==> flow/design.v <==
`default_nettype none
module acia(
	input clk,				 
	input rst,				 
	input cs,				 
	input we,				 
	input rs,				 
	input rx,				 
	input [7:0] din,		 
	output reg [7:0] dout,	 
	output tx,				 
	output irq				 
);
	localparam sym_rate = 9600;
    localparam clk_freq = 25000000;
    localparam sym_cnt = clk_freq / sym_rate;
	localparam SCW = $clog2(sym_cnt);
	wire [SCW-1:0] sym_cntr = sym_cnt;
	wire tx_start = cs & rs & we;
	reg [1:0] counter_divide_select, tx_start_control;
	reg [2:0] word_select;  
	reg receive_interrupt_enable;
	always @(posedge clk)
	begin
		if(rst)
		begin
			counter_divide_select <= 2'b00;
			word_select <= 3'b000;
			tx_start_control <= 2'b00;
			receive_interrupt_enable <= 1'b0;
		end
		else if(cs & ~rs & we)
			{
				receive_interrupt_enable,
				tx_start_control,
				word_select,
				counter_divide_select
			} <= din;
	end
	wire acia_rst = rst | (counter_divide_select == 2'b11);
	wire [7:0] rx_dat, status;
	always @(posedge clk)
	begin
		if(rst)
		begin
			dout <= 8'h00;
		end
		else
		begin
			if(cs & ~we)
			begin
				if(rs)
					dout <= rx_dat;
				else
					dout <= status;
			end
		end
	end
	reg txe;
	wire tx_busy;
	reg prev_tx_busy;
	always @(posedge clk)
	begin
		if(rst)
		begin
			txe <= 1'b1;
			prev_tx_busy <= 1'b0;
		end
		else
		begin
			prev_tx_busy <= tx_busy;
			if(tx_start)
				txe <= 1'b0;
			else if(prev_tx_busy & ~tx_busy)
				txe <= 1'b1;
		end
	end
	wire rx_stb;
	reg rxf;
	always @(posedge clk)
	begin
		if(rst)
			rxf <= 1'b0;
		else
		begin
			if(rx_stb)
				rxf <= 1'b1;
			else if(cs & rs & ~we)
				rxf <= 1'b0;
		end
	end
	wire rx_err;
	assign status = 
	{
		irq,				 
		1'b0,				 
		rx_err,			     
		rx_err,			     
		1'b0,				 
		1'b0,				 
		txe,				 
		rxf					 
	};
	acia_rx #(
		.SCW(SCW),				 
		.sym_cnt(sym_cnt)		 
	)
	my_rx(
		.clk(clk),				 
		.rst(acia_rst),			 
		.rx_serial(rx),		     
		.rx_dat(rx_dat),         
		.rx_stb(rx_stb),         
		.rx_err(rx_err)          
	);
	acia_tx #(
		.SCW(SCW),               
		.sym_cnt(sym_cnt)        
	)
	my_tx(
		.clk(clk),				 
		.rst(acia_rst),			 
		.tx_dat(din),            
		.tx_start(tx_start),     
		.tx_serial(tx),          
		.tx_busy(tx_busy)        
	);
	assign irq = (rxf & receive_interrupt_enable) | ((tx_start_control==2'b01) & txe);
endmodule
`default_nettype none
module acia_rx(
	input clk,				   
	input rst,				   
	input rx_serial,		   
	output reg [7:0] rx_dat,   
	output reg rx_stb,         
	output reg rx_err          
);
    parameter SCW = 8;
	parameter sym_cnt = 139;
	reg [7:0] in_pipe;
	reg in_state;
	wire all_zero = ~|in_pipe;
	wire all_one = &in_pipe;
	always @(posedge clk)
		if(rst)
		begin
			in_pipe <= 8'hff;
			in_state <= 1'b1;
		end
		else
		begin
			in_pipe <= {in_pipe[6:0],rx_serial};
			if(in_state && all_zero)
				in_state <= 1'b0;
			else if(!in_state && all_one)
				in_state <= 1'b1;
		end
	reg [8:0] rx_sr;
	reg [3:0] rx_bcnt;
	reg [SCW-1:0] rx_rcnt;
	reg rx_busy;
	always @(posedge clk)
		if(rst)
		begin
			rx_busy <= 1'b0;
			rx_stb <= 1'b0;
			rx_err <= 1'b0;
		end
		else
		begin
			if(!rx_busy)
			begin
				if(!in_state)
				begin
					rx_bcnt <= 4'h9;
					rx_rcnt <= sym_cnt/2;
					rx_busy <= 1'b1;
				end
				rx_stb <= 1'b0;
			end
			else
			begin
				if(~|rx_rcnt)
				begin
					rx_sr <= {in_state,rx_sr[8:1]};
					rx_rcnt <= sym_cnt;
					rx_bcnt <= rx_bcnt - 1;
					if(~|rx_bcnt)
					begin
						rx_dat <= rx_sr[8:1];
						rx_busy <= 1'b0;
						if(in_state && ~rx_sr[0])
						begin
							rx_err <= 1'b0;
							rx_stb <= 1'b1;
						end
						else
							rx_err <= 1'b1;
					end
				end
				else
					rx_rcnt <= rx_rcnt - 1;
			end
		end
endmodule
`default_nettype none
module acia_tx(
	input clk,				 
	input rst,				 
	input [7:0] tx_dat,		 
	input tx_start,			 
	output tx_serial,		 
	output reg tx_busy		 
);
    parameter SCW = 8;		 
	parameter sym_cnt = 139;	 
	reg [8:0] tx_sr;
	reg [3:0] tx_bcnt;
	reg [SCW-1:0] tx_rcnt;
	always @(posedge clk)
	begin
		if(rst)
		begin
			tx_sr <= 9'h1ff;
			tx_bcnt <= 4'h0;
			tx_rcnt <= {SCW{1'b0}};
			tx_busy <= 1'b0;
		end
		else
		begin
			if(!tx_busy)
			begin
				if(tx_start)
				begin
					tx_busy <= 1'b1;
					tx_sr <= {tx_dat,1'b0};
					tx_bcnt <= 4'd9;
					tx_rcnt <= sym_cnt;
				end
			end
			else
			begin
				if(~|tx_rcnt)
				begin
					tx_sr <= {1'b1,tx_sr[8:1]};
					tx_bcnt <= tx_bcnt - 1;
					tx_rcnt <= sym_cnt;
					if(~|tx_bcnt)
					begin
						tx_busy <= 1'b0;
					end
				end
				else
					tx_rcnt <= tx_rcnt - 1;
			end	
		end
	end
	assign tx_serial = tx_sr;
endmodule
# From RTL to reports: acia
# Tool output for the design above, in the order of the flow.
# Line numbers count from 1 in the design file above.
# Operators: Yosys type, input widths -> output width; for muxes data width and select width s.
# Cell names lack the library's common part.
# The mark -- stands for no value.
# design
design	acia
clock_port	clk
library	sky130hd
pvt_corner	tt_025C_1v80

# Word-level counts
# Counts by Yosys on the flattened word-level netlist (proc, flatten, opt, wreduce; memories kept). Register bits leave out memories and registers merged into their read ports (data or address). Print and check cells are left out. Cells with the same type and inputs are merged into one.
# classes
add_sub_neg	4
equal	5
mux	31
n_logic	19
reduce_logical	23
# ops
cell	n
$mux 12	6
$mux 9	3
$sub 12x1->12 const B	2
$reduce_or 12->1	2
$mux 4	6
$mux 1	15
$reduce_and 3->1	4
$and 1x1->1	9
$not 1->1	8
$reduce_bool 2->1	4
$sub 4x1->4 const B	2
$reduce_or 4->1	2
$reduce_and 8->1	1
$reduce_or 8->1	1
$mux 8	1
$ne 2x2->1 const B	3
$reduce_and 2->1	2
$reduce_and 4->1	1
$logic_and 1x1->1	3
$or 1x1->1	2
$logic_not 1->1	2
$eq 2x1->1 const B	1
$eq 2x2->1 const B	1
$reduce_or 2->1	1
# word_totals
regBits	87
output_inout_bits	10
elab_cells	102

# Logic depth
# Yosys ltp: most cells in a row. Word level: on the elaborated netlist, between registers, memories and ports. Mapped: between sequential cells and ports; inverters and the memories' decode and read muxes count.
# depth
ltp_word	4
ABC_AREA	0
ltp_mapped	8
ltp_nobuf	7

# Netlist
# Source: synth_stat.txt of the flow (Yosys; design flattened, memories mapped). It holds for the ABC_AREA given above (unset counts as 0); a run with the other value may have another netlist.
# The area totals of this step are shown rounded.
# by_type
cell	n	type_area_um2
dfxtp_1	54	1.08E+03
edfxtp_1	33	990.95
nor2_1	42	157.651
mux2i_1	14	140.134
nor3_1	28	140.134
a21oi_1	22	110.106
nand2_1	26	97.594
ha_1	6	75.072
nand2b_1	12	75.072
a31oi_1	11	68.816
o21ai_0	13	65.062
xnor2_1	7	61.309
clkbuf_1	14	52.55
inv_1	14	52.55
nor4_1	7	43.792
nand3_1	8	40.038
o41ai_4	1	27.526
or3_1	4	25.024
# Other cell types: 33; their cells: 47.
# synth_totals
mapped_cells	363
area_um2	3720
ff_cells	87
n_buf	18
# The figures by module come from a second, unflattened synthesis with its own total; it is not the netlist above.
# unflattened
hier_cells	374
hier_area_um2	3930
# Each row is one instance without its submodules.
# modules
module	instances	n_cells	area_um2	seq_area_um2
acia_rx	1	146	1880	1230
acia_tx	1	156	1380	520
acia	1	72	668	320

# Path before layout
# Source: OpenSTA report_checks on the synthesized netlist (no wires, ideal clock, input and output delay 20% of the period each), path of least setup slack; recovery checks are left aside. Register names are those of the netlist, which keeps one name where synthesis merged equal registers.
# synth_path
kind	input to register
from	input rst
to	register my_rx.rx_dat[0]
clock_period_ns	2.31
setup_time_ns	0.383
launch_ns	0.462
arrival_time_ns	1.861
t_required_ns	1.927
setup_slack_ns	0.066
path_delay_ns	1.782
path_stages	5
synth_period_reached_ns	2.244
# "path_delay_ns" is the arrival time less input delay plus setup time.
# "path_stages" counts driving pins, that of a launching flip-flop among them; a cell with two outputs on the path counts twice.
# "synth_period_reached_ns" is the clock period less the worst setup slack; recovery checks do not enter. This is arithmetic on one report: input and output delays are still those of the set period (20% each).
# The rows between start and end are the longest chain of elaborated cells between them; the timing report does not say that the signal goes this way. Where chains are equally long, one stands for them.
# Each line given opens the expression or statement behind the cell; cells for indexed reads and writes are added by Yosys, which also makes memories of some case tables.
# synth_via
cell_sequence	clkbuf_1 -> a21oi_1 -> clkbuf_1 -> nand2_1 -> nor3_1
elab_chain_len	3
cone_cells	3
classes_between	2 x logic; 1 x reduce/logical
# synth_lines
item	line_no	text
start, declared	4	input rst,
$or 1x1->1	40	wire acia_rst = rst | (counter_divide_select == 2'b11);
$not 1->1	--
$reduce_and 4->1	--
end, assigned	191	rx_dat <= rx_sr[8:1];
end, declared	135	output reg [7:0] rx_dat,

# Worst path after layout
# From the final timing report of record 1: the path of least setup slack in the routed layout; clock arrival at registers is part of the times.
# layout_path
kind	input to register
from	input rst
to	register my_rx.rx_dat[6]
clock_period_ns	3.87
setup_time_ns	0.29
launch_ns	0.77
arrival_time_ns	2.60
t_required_ns	3.91
setup_slack_ns	1.31
path_stages	6
# The rows between start and end are the longest chain of elaborated cells between them; the timing report does not say that the signal goes this way. Where chains are equally long, one stands for them.
# layout_via
cell_sequence	clkbuf_1 -> a21oi_1 -> clkbuf_1 -> nand2_1 -> nor3_1 -> clkbuf_2
elab_chain_len	3
cone_cells	3
classes_between	2 x logic; 1 x reduce/logical
# layout_lines
item	line_no	text
start, declared	4	input rst,
$or 1x1->1	40	wire acia_rst = rst | (counter_divide_select == 2'b11);
$not 1->1	--
$reduce_and 4->1	--
end, assigned	191	rx_dat <= rx_sr[8:1];
end, declared	135	output reg [7:0] rx_dat,

# Flow measurements of acia on sky130hd: 2 stored runs with different settings, listed in no order. Input and output delays are each 20% of the period that was set; the output load is 0.01 pF.
# "final_power_mw" is the tool's figure for a default switching activity; nothing was simulated.
# The results are shown rounded.
# Settings: . = not set for that run.
stored run	period_ns	CORE_UTILIZATION	PLACE_DENSITY_LB_ADDON	CORE_ASPECT_RATIO	CELL_PAD_IN_SITES_GLOBAL_PLACEMENT	TNS_END_PERCENT	GPL_TIMING_DRIVEN	CTS_CLUSTER_DIAMETER	CAP_MARGIN	CORE_MARGIN	SLEW_MARGIN	SETUP_SLACK_MARGIN	HOLD_SLACK_MARGIN	CTS_CLUSTER_SIZE	timing.setup.tns_ns	final_power_mw	final_setup_ws_ns	total_die_area_um2	ys_area_um2	post_route_stdcell_area_um2
record 1	3.87	37	0.23	1.83	3	60	0	257	20	2	20	.	.	.	0.000	1.98	1.31	10900	3720	4380
record 2	2.1	40	.	.	.	70	.	.	20	2	20	0.11	-0.04	60	0.000	3.38	0.131	10100	3720	4500
